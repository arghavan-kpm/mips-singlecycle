==> flow/design.v <==
module RegisterFile#(parameter N = 1)(clk,ReadRegister1, ReadRegister2, WriteRegister, WriteData, RegWrite, ReadData1, ReadData2);
	input clk;
	input [4:0] ReadRegister1, ReadRegister2, WriteRegister;	
	input [31:0]WriteData;
	input RegWrite;
	output[31:0] ReadData1,ReadData2;
	reg [31:0] Mem [0:N-1];
	initial begin
		Mem[0] <= 32'd0;
		Mem[1] <= 32'd0;
		Mem[2] <= 32'd0;
		Mem[3] <= 32'b0;
		Mem[4] <= 32'b0;
		Mem[5] <= 32'b0;
		Mem[6] <= 32'b0;
		Mem[7] <= 32'b0;
		Mem[8] <= 32'b0;
		Mem[9] <= 32'b0;
		Mem[10] <= 32'b0;
		Mem[11] <= 32'b0;
		Mem[12] <= 32'b0;
		Mem[13] <= 32'b0;
		Mem[14] <= 32'b0;
		Mem[15] <= 32'b0;
		Mem[16] <= 32'b0;
		Mem[17] <= 32'b0;
		Mem[18] <= 32'b0;
		Mem[19] <= 32'b0;
		Mem[20] <= 32'b0;
		Mem[21] <= 32'b0;
		Mem[22] <= 32'b0;
		Mem[23] <= 32'b0;
		Mem[24] <= 32'b0;
		Mem[25] <= 32'b0;
		Mem[26] <= 32'b0;
		Mem[27] <= 32'b0;
		Mem[28] <= 32'b0;
		Mem[29] <= 32'b0;
		Mem[30] <= 32'b0;
		Mem[31] <= 32'b0;
	end
	always@(posedge clk) begin
		if(RegWrite == 1'b1)
			Mem[WriteRegister] <= WriteData;
	end
	assign#(1) ReadData1 = Mem[ReadRegister1];
	assign#(1) ReadData2 = Mem[ReadRegister2];
endmodule
Step by step through the tools: RegisterFile. Tool output for the design above, in the order of the flow. Lines are those of the file above, counted from 1. Operators: Yosys type, input widths -> output width; for muxes data width and select width s. Library cell names are shortened. Not given: -

Design top: RegisterFile. Clock input: clk. Standard-cell library: sky130hd. Timing corner: tt_025C_1v80.

Word-level counts. Counts by Yosys on the flattened word-level netlist (proc, flatten, opt, wreduce; memories kept). Register bits leave out memories and registers merged into their read ports (data or address); mux counts leave out enables and synchronous resets folded into registers. Print and check cells are left out. Cells with the same type and inputs are merged into one. Yosys's memory passes give these memory sizes; they may raise the number of words (mostly to a power of two), join words into wider ones and drop unused or constant bits.

The figure for register bits after elaboration is 0. For bits in latches the number is 0. For bits in writable memories the number is 32. ROM bits: 0. The figure for word width x clocked read ports is 0. Under memories kept stands 1.

Memories: Mem (words 1, width 32, read ports 2, write ports 1, line 7) `reg [31:0] Mem [0:N-1];`.

For $add $sub $neg the number is 0. For $mul the number is 0. The entry for div/mod/pow operators reads 0. The entry for order comparisons reads 0. For eq/ne operators the number is 0. Shift operators: 0. For multiplexer cells the number is 2. Bitwise operators: 0. Reduce/logical cells: 0.

Operator list (number): $mux 32 (1); $mux 1 (1).

Logic depth. Longest topological path by Yosys (ltp), each cell counted once; first at word level (registers and memories cut), then after technology mapping (sequential cells cut; the memories' decode and read muxes count).

Under word-level depth stands 1. For ABC_AREA the number is 0. For depth in mapped cells the number is 1. Under depth with buffers taken out stands 0.

Synthesis result. Source: synth_stat.txt of the flow (Yosys; design flattened, memories mapped). It holds for the ABC_AREA given above (unset counts as 0); a run with the other value may have another netlist.

Cell types (number): edfxtp_1 (32); buf_4 (32).

For standard cells after synthesis the number is 64. The figure for synthesis area is 1201.2 sq um. Area of sequential cells: 960.9 sq um. The figure for mapped flip-flops is 32.

Timing after synthesis. Source: OpenSTA report_checks on the synthesized netlist (no wires, ideal clock, input and output delay 20% of the period each), path of least setup slack; recovery checks are left aside. Register names are those of the netlist, which keeps one name where synthesis merged equal registers.

Kind: register to output. From: memory Mem[0][0]. To: output port ReadData2[0]. Under clock period stands 0.984 ns. Output delay: 0.197 ns. Under launch time at the first pin stands 0.000 ns. The figure for arrival time is 0.578 ns. Under required time stands 0.787 ns. Setup slack: 0.210 ns. The figure for delay of the path is 0.578 ns. The figure for driving pins on the path is 2. For buffers on the path the number is 1. Synthesis period reached: 0.774 ns.

"delay of the path" = arrival - input delay + setup time. At an output port there is no setup time. "driving pins on the path": output pins that drive a net of the path, with the launching flip-flop's if there is one; two outputs of one cell count as two. "synthesis period reached" = period - worst setup slack (recovery checks aside). The figure is calculated, with input and output delays left at 20% of the set period. Between the ends stands the longest chain of elaborated cells between them, by number of cells; it is not shown to be the way that was timed. Of several equally long chains one is given. Each line given opens the expression or statement behind the cell; cells for indexed reads and writes are added by Yosys, which also makes memories of some case tables. The chain passes a memory read, where the word-level depth is cut; so it can be longer than that depth.

Cell sequence: edfxtp_1 -> buf_4. Length of the longest elaborated chain: 1.

RTL lines, path after synthesis: from (decl) (line 7) `reg [31:0] Mem [0:N-1];`; $mem_v2 1x32 (line 7); to (decl) (line 6) `output[31:0] ReadData1,ReadData2;`.

Worst path after layout. From the final timing report of stored run 1: the path of least setup slack in the routed layout; clock arrival at registers is part of the times.

Kind: register to output. From: memory Mem[0][4]. To: output port ReadData2[4]. Under clock period stands 0.789 ns. Output delay: 0.16 ns. Under launch time at the first pin stands 0.31 ns. The figure for arrival time is 0.89 ns. Under required time stands 0.63 ns. Setup slack: -0.26 ns. The figure for driving pins on the path is 2. For buffers on the path the number is 1.

Between the ends stands the longest chain of elaborated cells between them, by number of cells; it is not shown to be the way that was timed. Of several equally long chains one is given. The chain passes a memory read, where the word-level depth is cut; so it can be longer than that depth.

Cell sequence: edfxtp_1 -> buf_2. Length of the longest elaborated chain: 1.

RTL lines, path post-layout: from (decl) (line 7) `reg [31:0] Mem [0:N-1];`; $mem_v2 1x32 (line 7); to (decl) (line 6) `output[31:0] ReadData1,ReadData2;`.

==> results <==
Top module RegisterFile; platform sky130hd; tools Yosys and OpenROAD; 2 stored runs in no particular order. Input and output delays are each 20% of the period that was set; the output load is 0.01 pF. "period reached" means the clock period less the worst setup slack. The figure is calculated, with input and output delays left at 20% of the set period.

Stored run 1 has these settings: period_ns 0.789; SETUP_SLACK_MARGIN 0.0; CAP_MARGIN 20; CORE_MARGIN 2; CORE_UTILIZATION 40; SLEW_MARGIN 20. The mapped cell area after synthesis comes to 1201.2 sq um. The die area stands at 3457.4 sq um. The setup slack of the worst path reads -0.260 ns. For the period reached the run shows 1.049 ns. The area of the standard cells in the finished layout stands at 1776.7 sq um.

Stored run 2 has these settings: period_ns 0.714; CORE_UTILIZATION 67; SETUP_SLACK_MARGIN -0.01; PLACE_DENSITY_LB_ADDON 0.13; CELL_PAD_IN_SITES_DETAIL_PLACEMENT 2; ABC_AREA 0; GPL_TIMING_DRIVEN 1; MIN_ROUTING_LAYER met1; MAX_ROUTING_LAYER met5; CAP_MARGIN 20; CORE_MARGIN 2; SLEW_MARGIN 20. Outcome: did not finish, placement stopped with FLW-0024.
